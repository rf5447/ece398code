==> flow/design.v <==
module MultiplierDatapath #(parameter WIDTH = 4)(
    input   clk,        
    input wire [WIDTH - 1:0] multiplier,
    input wire [WIDTH - 1:0] multiplicand,
    output wire [WIDTH*2 - 1:0] product,
    input rsload,
    input rsclear,
    input rsshr,
    input mrld,
    input mdld,
    output reg [WIDTH - 1:0] multiplierReg,
    output reg [WIDTH*2:0] runningSumReg,
    output reg [WIDTH*2:0] multiplicandReg
);
always @( posedge clk) begin
    if (mdld) begin
        multiplicandReg <= multiplicand << WIDTH;
    end
    if (mrld) begin
        multiplierReg <= multiplier;
    end
    if (rsclear) begin
        runningSumReg <= 0;
    end
    if (rsload) begin
        runningSumReg <= multiplicandReg + runningSumReg; 
    end
    if(rsshr) begin
        runningSumReg <= runningSumReg >>> 1; 
    end
end 
    assign product = runningSumReg;
endmodule
==> Tool chain data of MultiplierDatapath <==
The steps from the RTL of MultiplierDatapath to its reports follow in flow order.
Lines are those of the file above, counted from 1.
Operators: Yosys type, input widths -> output width; for muxes data width and select width s.
Cell names lack the library's common part.
{ "inputs": {"top_module": "MultiplierDatapath", "clock": "clk", "cell_library": "sky130hd", "lib_corner": "tt_025C_1v80"} }

==> After elaboration <==
Counts by Yosys on the flattened word-level netlist (proc, flatten, opt, wreduce; memories kept). Register bits leave out memories and registers merged into their read ports (data or address). Print and check cells are left out. Cells with the same type and inputs are merged into one.
{ "bits": {"ff_bits": 17, "output_inout_bits": 30, "wordCells": 9} }
{ "classes": {"addsub": 1, "mux": 3, "n_reduce_logical": 1} }
{ "ops": {"columns": ["operator", "n"], "rows": [
  ["$mux 9", 2],
  ["$add 8x9->9", 1],
  ["$mux 8", 1],
  ["$reduce_bool 3->1", 1]
]} }

==> Depth <==
Longest topological path by Yosys (ltp), each cell counted once; first at word level (registers and memories cut), then after technology mapping (sequential cells cut; the memories' decode and read muxes count).
{ "depth": {"depth_word": 3, "abc_area": 0, "depth_mapped": 7} }

==> Mapped cells and area <==
Source: synth_stat.txt of the flow (Yosys; design flattened, memories mapped). It holds for the ABC_AREA given above (unset counts as 0); a run with the other value may have another netlist.
{ "synth_totals": {"mapped_cells": 67, "yosys_area_um2": 845.8, "seq_area_um2": 500.5, "ff_cells": 17, "buffers": 14} }
{ "types": {"columns": ["type", "n"], "rows": [
  ["edfxtp_1", 16],
  ["buf_4", 13],
  ["ha_1", 4],
  ["and2_1", 4],
  ["dfxtp_1", 1],
  ["fa_1", 1],
  ["inv_1", 5],
  ["a21oi_2", 2],
  ["a21o_1", 2],
  ["nand2_1", 4],
  ["nand2b_1", 2],
  ["o21ai_0", 2],
  ["o21ai_1", 2],
  ["a22o_1", 1],
  ["xnor2_1", 1],
  ["xor2_1", 1],
  ["nor2_1", 2],
  ["or3_1", 1]
]} }
Other cell types: 3; their cells: 3.

==> Path before layout <==
OpenSTA on the mapped netlist: ideal clock, no wires. The path of least setup slack (recovery checks aside). Input and output delay are each 20% of the period. Register names are those of the netlist, which keeps one name where synthesis merged equal registers.
{ "synth_path": {"path_type": "reg2reg", "start": "register runningSumReg[4]", "end": "register runningSumReg[6]", "period_ps": 1880, "setup_time_ps": 256, "t_first_pin_ps": 0, "t_arrival_ps": 1331, "required_time_ps": 1624, "setup_slack_ps": 292, "delay_ps": 1587, "stages": 6, "n_path_buf": 0, "period_less_setup_slack_ps": 1588} }
"delay_ps" is the arrival time less input delay plus setup time.
"stages": output pins that drive a net of the path, with the launching flip-flop's if there is one; two outputs of one cell count as two.
"period_less_setup_slack_ps" is the clock period less the worst setup slack; recovery checks do not enter. This is arithmetic on one report: input and output delays are still those of the set period (20% each).
The rows between start and end are the longest chain of elaborated cells between them; the timing report does not say that the signal goes this way. Where chains are equally long, one stands for them.
Each line given opens the expression or statement behind the cell; cells for indexed reads and writes are added by Yosys, which also makes memories of some case tables.
A register here has more assigning lines than the two given.
{ "synth_between": {"cell_sequence": "edfxtp_1 ha_1 inv_1 fa_1 nand2b_1 a22o_1", "elab_chain_cells": 3} }
{ "synth_rtl": {"columns": ["element", "line_no", "rtl"], "rows": [
  ["start, declared", 12, "output reg [WIDTH*2:0] runningSumReg,"],
  ["start, assigned", 26, "runningSumReg <= multiplicandReg + runningSumReg;"],
  ["start, assigned", 29, "runningSumReg <= runningSumReg >>> 1;"],
  ["$add 8x9->9", 26, null],
  ["$mux 9", 25, "if (rsload) begin"],
  ["$mux 8", 28, "if(rsshr) begin"],
  ["end, assigned", 26, null],
  ["end, assigned", 29, null],
  ["end, declared", 12, null]
]} }

==> Worst path after layout <==
From the final timing report of run 1: the path of least setup slack in the routed layout; clock arrival at registers is part of the times.
The path's times are printed in steps of 10 ps; the period is the one set.
{ "layout_path": {"path_type": "reg2out", "start": "register runningSumReg[6]", "end": "output (name not given)", "period_ps": 1710, "out_delay_ps": 340, "t_first_pin_ps": 290, "t_arrival_ps": 1300, "required_time_ps": 1370, "setup_slack_ps": 60, "stages": 2, "n_path_buf": 1} }
A register here has more assigning lines than the two given.
{ "layout_between": {"cell_sequence": "edfxtp_1 clkdlybuf4s50_1", "elab_chain_cells": 0} }
{ "layout_rtl": {"columns": ["element", "line_no", "rtl"], "rows": [
  ["start, declared", 12, "output reg [WIDTH*2:0] runningSumReg,"],
  ["start, assigned", 26, "runningSumReg <= multiplicandReg + runningSumReg;"],
  ["start, assigned", 29, "runningSumReg <= runningSumReg >>> 1;"],
  ["end, declared", 5, null]
]} }

Hand-over note for MultiplierDatapath

Stored flow runs of MultiplierDatapath (2 of them; Yosys, OpenROAD, sky130hd). They differ in their settings and are not a sequence. Constraints: input delay and output delay 20% of the set period each, output load 0.01 pF.
"period reached": clock period set for the run, less the worst setup slack. It is reckoned from that one timing run; input and output delays stay at 20% of the period that was set.
By "time used up by the worst setup path" is meant the share of the clock period that the worst setup path is allowed (20% is reserved at inputs, 20% at outputs), minus its slack. Clock arrival times at its registers enter into it.
By "total design power" is meant OpenSTA's value without simulated activity: inputs other than the clock are taken to toggle once in ten clock periods, and the tool carries that through the logic.
"time used up by the worst setup path" is given in steps of 10 ps.

==> run 1: settings <==
{ "period_ns": 1.71, "CORE_UTILIZATION": 33, "PLACE_DENSITY_LB_ADDON": 0.24, "HOLD_SLACK_MARGIN": 0.24, "CORE_MARGIN": 9, "CELL_PAD_IN_SITES_GLOBAL_PLACEMENT": 1, "CELL_PAD_IN_SITES_DETAIL_PLACEMENT": 1, "TNS_END_PERCENT": 20, "GPL_TIMING_DRIVEN": 1, "GPL_ROUTABILITY_DRIVEN": 1, "CTS_CLUSTER_SIZE": 85, "MIN_ROUTING_LAYER": "met2", "MAX_ROUTING_LAYER": "met5", "CAP_MARGIN": 20, "SLEW_MARGIN": 20 }
==> run 1: results <==
period reached: 1647 ps
standard-cell area of the final layout: 1227.4 um^2
lowest setup slack: 63 ps
chip area in the Yosys report: 845.8 um^2
total negative setup slack: 0 ps
worst-case hold slack: 588 ps
post-route utilization: 52.9 %
total design power: 0.001111 W
time used up by the worst setup path: 1300 ps
worst path kind: reg2out
die outline area: 4709.4 um^2

==> run 2: settings <==
{ "period_ns": 1.95, "CORE_UTILIZATION": 49, "SETUP_SLACK_MARGIN": 0.16, "PLACE_DENSITY_LB_ADDON": 0.07, "CORE_ASPECT_RATIO": 0.6, "CORE_MARGIN": 3, "CTS_CLUSTER_SIZE": 18, "CAP_MARGIN": 20, "SLEW_MARGIN": 20 }
==> run 2: results <==
unfinished; error PDN-0185 in floorplanning

End of note.
