==> flow/design.v <==
module MultiplierControl #(
    parameter WIDTH = 4,       
    parameter STATE_WIDTH = 4  
)(
    input [STATE_WIDTH-1:0]  reset_state,
	input   clk,            
    input   rst,            
	input   start,
    input [WIDTH - 1:0] mr,
	output reg  rsload,
	output reg  rsclear,
	output reg  rsshr,
    output reg  mrld,
    output reg  mdld,
    output reg [STATE_WIDTH-1:0] s,
    output reg [STATE_WIDTH-1:0] n,
    output reg done
);
    localparam STATE_NOTSTART = 4'd0;
	localparam STATE_START = 4'd1;
    localparam STATE_END = 2 * (WIDTH + 1);
    always @( * ) begin
        mdld = 1'b0;  
        mrld = 1'b0;  
        rsload = 1'b0;  
        rsclear = 1'b0;  
        rsshr = 1'b0;
        if (s == STATE_NOTSTART) begin
        end
        else if (s == STATE_START) begin
            mdld = 1'b1;  
            mrld = 1'b1;  
            rsclear = 1'b1;  
        end
        else if (s == STATE_END) begin
            rsshr = 1'b1;
            done = 1'b1;
        end
        else if (s[0] == 1) begin
            rsload = 1'b1;
        end
        else begin
            rsshr = 1'b1; 
        end
    end
    always @( * ) begin
		n = s;
        if (s == STATE_NOTSTART) begin
            if (start) begin
                n = STATE_START;
            end
            else begin
                n = STATE_NOTSTART;
            end
        end
        else if (s == STATE_START) begin
            n = s + 1;
        end
        else if (s == STATE_END) begin
            n = STATE_NOTSTART;
        end
        else if (s[0] == 1) begin
            n = s + 1;
        end
        else begin
            if (mr[(s >> 1) - 1]) begin
                n = s + 1;
            end
            else begin
                n = s + 2;
            end
        end
    end
    always @(posedge clk) begin
		if (rst) begin
			s <= reset_state;  
		end
		else begin
			s <= n;
		end
	end
endmodule
== From RTL to reports: MultiplierControl ==
Tool output for the design above, in the order of the flow.
Line numbers count from 1 in the design file above.
Operators carry their Yosys type and port widths (W data, S select, Z words).
Library cell names are shortened.
A cell with -- has no value.

* Top module: MultiplierControl
* Clock port: clk
* Cell library: sky130hd
* Corner: tt_025C_1v80

== Elaborated design ==
Source: Yosys, flattened and elaborated, memories not mapped. Widths are those after wreduce; folded enables and synchronous resets count as part of the registers. Registers that Yosys merges into a memory's read port (data or address) are not register bits. Print and check cells do not count. Equal cells are merged and count once.

* Add/subtract/negate cells: 3
* Equality and inequality tests: 2
* Shift operators: 1
* Multiplexer cells: 17
* Reduce/logical cells: 1

{| class="wikitable"
|+ Operators by type and width
! operator !! number
|-
| $mux W4 || 6
|-
| $mux W1 || 11
|-
| $sub A3 B1 Y4 const B || 1
|-
| $add A4 B1 Y4 const B || 1
|-
| $eq A4 B1 Y1 const B || 1
|-
| $add A4 B2 Y4 const B || 1
|-
| $eq A4 B4 Y1 const B || 1
|-
| $shiftx A4 B4 Y1 || 1
|-
| $logic_not A4 Y1 || 1
|}

* Register bits: 4
* Input port bits: 11
* Output and inout port bits: 14
* Cells after elaboration: 25

== Longest topological paths ==
Yosys ltp: most cells in a row. Word level: on the elaborated netlist, between registers, memories and ports. Mapped: between sequential cells and ports; inverters and the memories' decode and read muxes count.

* Depth in word-level cells: 8
* ABC_AREA: 0
* Mapped depth: 8
* Depth with buffers taken out: 7

== After synthesis ==
The flow's flattened synthesis, as Yosys stat reports it; memories are mapped. The netlist is that of the ABC_AREA named above (0 if unset); the other value can give another one.

* Mapped cells: 66
* Chip area (Yosys): 540.5 um^2
* Area of sequential cells: 80.1 um^2
* Flip-flop cells: 4
* Buffers: 6

{| class="wikitable"
|+ Cell types
! cell type !! number !! area in all (um^2)
|-
| dfxtp_1 || 4 || 80.077
|-
| ha_1 || 6 || 75.072
|-
| mux2i_1 || 5 || 50.048
|-
| a21oi_1 || 6 || 30.029
|-
| nor2_1 || 8 || 30.029
|-
| buf_4 || 3 || 22.522
|-
| mux4_2 || 1 || 22.522
|-
| and2_1 || 3 || 18.768
|-
| a21oi_4 || 1 || 16.266
|-
| o311ai_2 || 1 || 16.266
|-
| nand2_1 || 4 || 15.014
|-
| o21a_1 || 2 || 15.014
|-
| o31ai_1 || 2 || 15.014
|-
| buf_6 || 1 || 11.261
|-
| inv_1 || 3 || 11.261
|-
| mux2_2 || 1 || 11.261
|-
| nand3_1 || 2 || 10.01
|-
| a22o_1 || 1 || 8.758
|}

Other cell types: 12; their cells: 12.

== Path before layout ==
OpenSTA on the mapped netlist: ideal clock, no wires. The path of least setup slack (recovery checks aside). Input and output delay are each 20% of the period. Register names are those of the netlist, which keeps one name where synthesis merged equal registers.

* Path type: register to output
* Start: register s[2]
* End: output port n[3]
* Period: 2.82 ns
* External output delay: 0.564 ns
* Launch time at the first pin: 0.000 ns
* Data arrival time: 1.937 ns
* Data required time: 2.256 ns
* Setup slack: 0.319 ns
* Path delay: 1.937 ns
* Stages: 8
* Buffers on the path: 1
* Period reached after synthesis: 2.501 ns

"path delay" = arrival - input delay + setup time.
A path that ends at an output port has no setup time.
"stages": output pins that drive a net of the path, with the launching flip-flop's if there is one; two outputs of one cell count as two.
"period reached after synthesis" = period - worst setup slack (recovery checks aside). The figure is calculated, with input and output delays left at 20% of the set period.
The rows between start and end are the longest chain of elaborated cells between them; the timing report does not say that the signal goes this way. Where chains are equally long, one stands for them.
Each line given opens the expression or statement behind the cell; cells for indexed reads and writes are added by Yosys, which also makes memories of some case tables.

* Cells stage by stage: dfxtp_1 buf_2 inv_1 ha_1 mux4_2 a21boi_1 mux2i_1 nor2b_1
* Cells in the longest elaborated chain: 7
* Elaborated cells between the ends (all ways): 12
* Classes of those cells: add/sub: 3; eq/ne: 2; shift: 1; mux: 5; reduce/logical: 1

{| class="wikitable"
|+ Ends and longest elaborated chain, post-synthesis
! what !! line !! text
|-
| start, declared || 15 || <nowiki>output reg [STATE_WIDTH-1:0] s,</nowiki>
|-
| start, assigned || 76 || <nowiki>s <= reset_state;</nowiki>
|-
| start, assigned || 79 || <nowiki>s <= n;</nowiki>
|-
| $sub A3 B1 Y4 || 66 || <nowiki>if (mr[(s >> 1) - 1]) begin</nowiki>
|-
| $shiftx A4 B4 Y1 || 66 ||
|-
| $mux W4 || 66 ||
|-
| $mux W4 || 62 || <nowiki>else if (s[0] == 1) begin</nowiki>
|-
| $mux W4 || 59 || <nowiki>else if (s == STATE_END) begin</nowiki>
|-
| $mux W4 || 56 || <nowiki>else if (s == STATE_START) begin</nowiki>
|-
| $mux W4 || 48 || <nowiki>if (s == STATE_NOTSTART) begin</nowiki>
|-
| end, declared || 16 || <nowiki>output reg [STATE_WIDTH-1:0] n,</nowiki>
|}

== Timing after layout ==
Path of least setup slack in the final report of stored run 1 (OpenROAD, finished layout, wires in). Where an end is a register, its clock arrival counts in the times.

* Path type: input to output
* Start: input port mr[1]
* End: output port n[3]
* Period: 4.3 ns
* Input delay: 0.86 ns
* External output delay: 0.86 ns
* Launch time at the first pin: 0.86 ns
* Data arrival time: 3.03 ns
* Data required time: 3.44 ns
* Setup slack: 0.41 ns
* Stages: 7
* Buffers on the path: 2

The rows between start and end are the longest chain of elaborated cells between them; the timing report does not say that the signal goes this way. Where chains are equally long, one stands for them.

* Cells stage by stage: clkdlybuf4s50_1 o21a_1 mux4_2 a21boi_1 mux2i_1 nor2b_1 clkdlybuf4s50_1
* Cells in the longest elaborated chain: 6
* Elaborated cells between the ends (all ways): 6
* RTL lines with such cells: 5
* Classes of those cells: shift: 1; mux: 5

{| class="wikitable"
|+ Ends and longest elaborated chain, post-layout
! what !! line !! text
|-
| start, declared || 9 || <nowiki>input [WIDTH - 1:0] mr,</nowiki>
|-
| $shiftx A4 B4 Y1 || 66 || <nowiki>if (mr[(s >> 1) - 1]) begin</nowiki>
|-
| $mux W4 || 66 ||
|-
| $mux W4 || 62 || <nowiki>else if (s[0] == 1) begin</nowiki>
|-
| $mux W4 || 59 || <nowiki>else if (s == STATE_END) begin</nowiki>
|-
| $mux W4 || 56 || <nowiki>else if (s == STATE_START) begin</nowiki>
|-
| $mux W4 || 48 || <nowiki>if (s == STATE_NOTSTART) begin</nowiki>
|-
| end, declared || 16 || <nowiki>output reg [STATE_WIDTH-1:0] n,</nowiki>
|}

# Flow runs of MultiplierControl

MultiplierControl through Yosys and OpenROAD on sky130hd: 2 stored runs, unordered, with their settings and measured results. The constraints put input and output delay at 20% of the set period each and load the outputs with 0.01 pF.
By "power" is meant OpenSTA's value without simulated activity: inputs other than the clock are taken to toggle once in ten clock periods, and the tool carries that through the logic.

=== Stored run 1 ===
{| class="wikitable"
! Setting !! Value
|-
| period_ns || 4.3
|-
| CORE_UTILIZATION || 34
|-
| PLACE_DENSITY || 0.43
|-
| HOLD_SLACK_MARGIN || 0.01
|-
| CORE_MARGIN || 10
|-
| TNS_END_PERCENT || 35
|-
| GPL_ROUTABILITY_DRIVEN || 1
|-
| CAP_MARGIN || 20
|-
| SLEW_MARGIN || 20
|-
! Result !! Value
|-
| Synthesized cell area || 540.5 um^2
|-
| Full die area || 3584.4 um^2
|-
| Utilization after layout || 51.2%
|-
| Worst slack on setup checks || 0.408 ns
|-
| Final setup TNS || 0.000 ns
|-
| Final worst hold slack || 0.803 ns
|-
| Power || 0.0007001 W
|}

=== Stored run 2 ===
{| class="wikitable"
! Setting !! Value
|-
| period_ns || 2.84
|-
| CAP_MARGIN || 20
|-
| CORE_MARGIN || 2
|-
| CORE_UTILIZATION || 40
|-
| SLEW_MARGIN || 20
|-
! Result !! Value
|-
| Synthesized cell area || 540.5 um^2
|-
| Full die area || 1661.4 um^2
|-
| Utilization after layout || 69.7%
|-
| Worst slack on setup checks || 0.123 ns
|-
| Final setup TNS || 0.000 ns
|-
| Final worst hold slack || 0.838 ns
|-
| Power || 0.001279 W
|}
