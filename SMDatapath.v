==> flow/design.v <==
module SMDatapath(
    input wire          clk,  
    input wire          rst,  
    input wire          start,  
    input wire [3:0]    multiplier,  
    input wire [3:0]    multiplicand,  
    input wire          mdld,  
    input wire          mrld,  
    input wire          rsload,  
    input wire          rsclear,  
    input wire          rsshr,  
    output reg [3:0]    mr,  
    output reg [7:0]    product  
);
    reg [3:0] multiplicandr;
    reg [1:0] count = 2'd0;
    reg [4:0] sum = 5'b0;
always @(posedge clk) begin
        if (mdld) begin  
            multiplicandr <= multiplicand;
        end
        if (mrld) begin  
            mr <= multiplier;
        end
        if (rsclear) begin  
            product <= 8'b0;  
        end
        if (rsload) begin  
            product [3:0] <= product [3:0];
            product [7:4] <= product [7:4] + multiplicandr;  
            sum <= product [7:4] + multiplicandr;
        end
        if (rsshr) begin  
            product <= {sum[4], product [7:1]};
            sum <= 5'b0;
        end
end
endmodule
# From RTL to reports: SMDatapath
# The steps from the RTL of SMDatapath to its reports follow in flow order.
# Line numbers count from 1 in the design file above.
# Operators: Yosys type, input widths -> output width; for muxes data width and select width s.
# Library cell names are shortened.
# The mark - stands for no value.
dict set report setup {
  top_module {SMDatapath}
  clock {clk}
  lib {sky130hd}
  lib_corner {tt_025C_1v80}
}

# Word level
# Yosys after proc, flatten, opt, wreduce and memory -nomap, before mapping. Memory bits, and registers merged into a memory's read port (data or address), are not among the register bits. Print and check cells are not counted.
dict set report classes {
  reduce_and_logical 3
  eq_ne 1
  add_sub_neg 2
  mux 5
}
# op n
set ops {}
lappend ops {{$mux 4} 5}
lappend ops {{$add 4x4->5} 1}
lappend ops {{$add 4x4->4} 1}
lappend ops {{$reduce_bool 3->1} 1}
lappend ops {{$ne 2x1->1 const B} 1}
lappend ops {{$reduce_and 2->1} 1}
lappend ops {{$reduce_bool 2->1} 1}
dict set report bits {
  output_inout_bits 12
  in_bits 16
  wordCells 16
  ff_bits 21
}

# Longest topological paths
# Depth = most cells in a row (Yosys ltp): at word level without a register or memory, in the mapped netlist without a sequential cell, where the memories' decode and read muxes count.
dict set report logic_depth {
  ltp_word 3
  abc_area 0
  depth_mapped 6
  ltp_nobuf 6
}

# After synthesis
# The flow's flattened synthesis, as Yosys stat reports it; memories are mapped. The netlist is that of the ABC_AREA named above (0 if unset); the other value can give another one.
# cell_type n area_total_um2
set types {}
lappend types {edfxtp_1 16 480.461}
lappend types {ha_1 4 50.048}
lappend types {and2_1 4 25.024}
lappend types {inv_1 6 22.522}
lappend types {dfxtp_1 1 20.019}
lappend types {fa_1 1 20.019}
lappend types {a311oi_2 1 15.014}
lappend types {and2b_1 2 15.014}
lappend types {o21ai_0 3 15.014}
lappend types {nand2_1 3 11.261}
lappend types {nand3_1 2 10.01}
lappend types {a211o_1 1 8.758}
lappend types {a22o_1 1 8.758}
lappend types {a21o_1 1 7.507}
lappend types {nand2b_1 1 6.256}
lappend types {nand4_1 1 6.256}
lappend types {or3_1 1 6.256}
lappend types {a21oi_1 1 5.005}
# Other cell types: 3; their cells: 3.
dict set report synth_totals {
  area_um2 747.0
  ffs 17
  sequential_area_um2 500.5
  stdcells 53
  n_buf 1
}

# Worst setup path after synthesis
# Source: OpenSTA report_checks on the synthesized netlist (no wires, ideal clock, input and output delay 20% of the period each), path of least setup slack; recovery checks are left aside. Register names are those of the netlist, which keeps one name where synthesis merged equal registers.
dict set report synth_path {
  path_type {register -> register}
  from {register (no name shown)}
  to {register sum[4]}
  path_delay_ps 1560
  t_arrival_ps 1472
  launch_ps 0
  n_path_buf 0
  driving_pins 7
  slack_ps 410
  period_ps 1970
  required_time_ps 1882
  setup_ps 88
  period_less_setup_slack_ps 1560
}
# "path_delay_ps" is the arrival time less input delay plus setup time.
# "driving_pins" counts driving pins, that of a launching flip-flop among them; a cell with two outputs on the path counts twice.
# "period_less_setup_slack_ps" = period - worst setup slack (recovery checks aside). The figure is calculated, with input and output delays left at 20% of the set period.
# The rows between start and end are the longest chain of elaborated cells between them; the timing report does not say that the signal goes this way. Where chains are equally long, one stands for them.
# Each line given opens the expression or statement behind the cell; cells for indexed reads and writes are added by Yosys, which also makes memories of some case tables.
dict set report synth_via {
  path_cell_list {edfxtp_1 -> ha_1 -> inv_1 -> fa_1 -> and2b_1 -> o21ai_1 -> a311oi_2}
  elab_chain_cells 1
}
# element line
set synth_rtl {}
lappend synth_rtl {{from (decl)} 13}
lappend synth_rtl {{from (assign)} 30}
lappend synth_rtl {{from (assign)} 34}
lappend synth_rtl {{$add 4x4->5} 31}
lappend synth_rtl {{to (assign)} 31}
lappend synth_rtl {{to (assign)} 35} ;# sum <= 5'b0;
lappend synth_rtl {{to (decl)} 17} ;# reg [4:0] sum = 5'b0;

# Timing after layout
# From the final timing report of record 2: the path of least setup slack in the routed layout; clock arrival at registers is part of the times.
# The report prints the path's times to 10 ps; the period is as set.
dict set report layout_path {
  path_type {register -> register}
  from {register (no name shown)}
  to {register sum[4]}
  driving_pins 7
  launch_ps 260
  setup_ps 80
  period_ps 1920
  slack_ps 390
  n_path_buf 1
  required_time_ps 2100
  t_arrival_ps 1710
}
# The rows between start and end are the longest chain of elaborated cells between them; the timing report does not say that the signal goes this way. Where chains are equally long, one stands for them.
dict set report layout_via {
  path_cell_list {edfxtp_1 -> buf_6 -> inv_1 -> fa_2 -> and2b_1 -> o21ai_1 -> a311oi_2}
  elab_chain_cells 1
}
# element line
set layout_rtl {}
lappend layout_rtl {{from (decl)} 13}
lappend layout_rtl {{from (assign)} 30}
lappend layout_rtl {{from (assign)} 34}
lappend layout_rtl {{$add 4x4->5} 31}
lappend layout_rtl {{to (assign)} 31}
lappend layout_rtl {{to (assign)} 35} ;# sum <= 5'b0;
lappend layout_rtl {{to (decl)} 17} ;# reg [4:0] sum = 5'b0;

==> results <==
Measured data: module SMDatapath, platform sky130hd, 2 stored runs of the flow under differing settings, order arbitrary. Input and output delays are each 20% of the period that was set; the output load is 0.01 pF.
"clock_period_reached_ps" is the run's clock period less its worst setup slack. It is reckoned from that one timing run; input and output delays stay at 20% of the period that was set.
By "power.total_w" is meant OpenSTA's value without simulated activity: inputs other than the clock are taken to toggle once in ten clock periods, and the tool carries that through the logic.

[flow] record 1: files
==> flow/run.sh <==
#!/bin/bash
# the make line also repeats the synthesis and layout settings of config.mk as NAME=value (left out here)
make -C /OpenROAD-flow-scripts/flow DESIGN_CONFIG=/design/flow/config.mk WORK_HOME=/design/flow/orfs CLKGATE_MAP_FILE= finish
==> flow/config.mk <==
export PLATFORM = sky130hd
export DESIGN_NAME = SMDatapath
export DESIGN_NICKNAME = SMDatapath
export VERILOG_FILES = /design/flow/design.v
export SDC_FILE = /design/flow/constraint.sdc
export NUM_CORES = 4
export LEC_CHECK = 0
export ABC_AREA = 0
export CAP_MARGIN = 5
export CELL_PAD_IN_SITES_GLOBAL_PLACEMENT = 1
export CORE_MARGIN = 6
export CORE_UTILIZATION = 61
export GPL_ROUTABILITY_DRIVEN = 1
export PLACE_DENSITY_LB_ADDON = 0.07
export SLEW_MARGIN = 20
==> flow/constraint.sdc <==
create_clock -name core_clock -period 1.02 [get_ports {clk}]
set_input_delay 0.2040 -clock core_clock [delete_from_list [all_inputs] [get_ports {clk}]]
set_output_delay 0.2040 -clock core_clock [all_outputs]
set_load 0.01 [all_outputs]

[flow] record 1: no final report: placement broke off with FLW-0024

[flow] record 2: files
==> flow/run.sh <==
#!/bin/bash
# the make line also repeats the synthesis and layout settings of config.mk as NAME=value (left out here)
make -C /OpenROAD-flow-scripts/flow DESIGN_CONFIG=/design/flow/config.mk WORK_HOME=/design/flow/orfs CLKGATE_MAP_FILE= finish
==> flow/config.mk <==
export PLATFORM = sky130hd
export DESIGN_NAME = SMDatapath
export DESIGN_NICKNAME = SMDatapath
export VERILOG_FILES = /design/flow/design.v
export SDC_FILE = /design/flow/constraint.sdc
export NUM_CORES = 4
export LEC_CHECK = 0
export CAP_MARGIN = 35
export CORE_ASPECT_RATIO = 0.85
export CORE_MARGIN = 2
export CORE_UTILIZATION = 17
export CTS_CLUSTER_DIAMETER = 170
export CTS_CLUSTER_SIZE = 91
export MIN_ROUTING_LAYER = met2
export PLACE_DENSITY_LB_ADDON = 0.01
export SETUP_SLACK_MARGIN = 0.49
export SLEW_MARGIN = 25
export TNS_END_PERCENT = 90
==> flow/constraint.sdc <==
create_clock -name core_clock -period 1.92 [get_ports {clk}]
set_input_delay 0.3840 -clock core_clock [delete_from_list [all_inputs] [get_ports {clk}]]
set_output_delay 0.3840 -clock core_clock [all_outputs]
set_load 0.01 [all_outputs]

[flow] record 2: metrics
[metrics] synth_chip_area_um2 = 747.0
[metrics] die_um2 = 4941.5
[metrics] finish.stdcell_area_um2 = 1198.7
[metrics] fin_util_pct = 28.1
[metrics] ws_setup_ps = 386
[metrics] hold_worst_slack_ps = 536
[metrics] power.total_w = 0.0009956
[metrics] clock_period_reached_ps = 1534
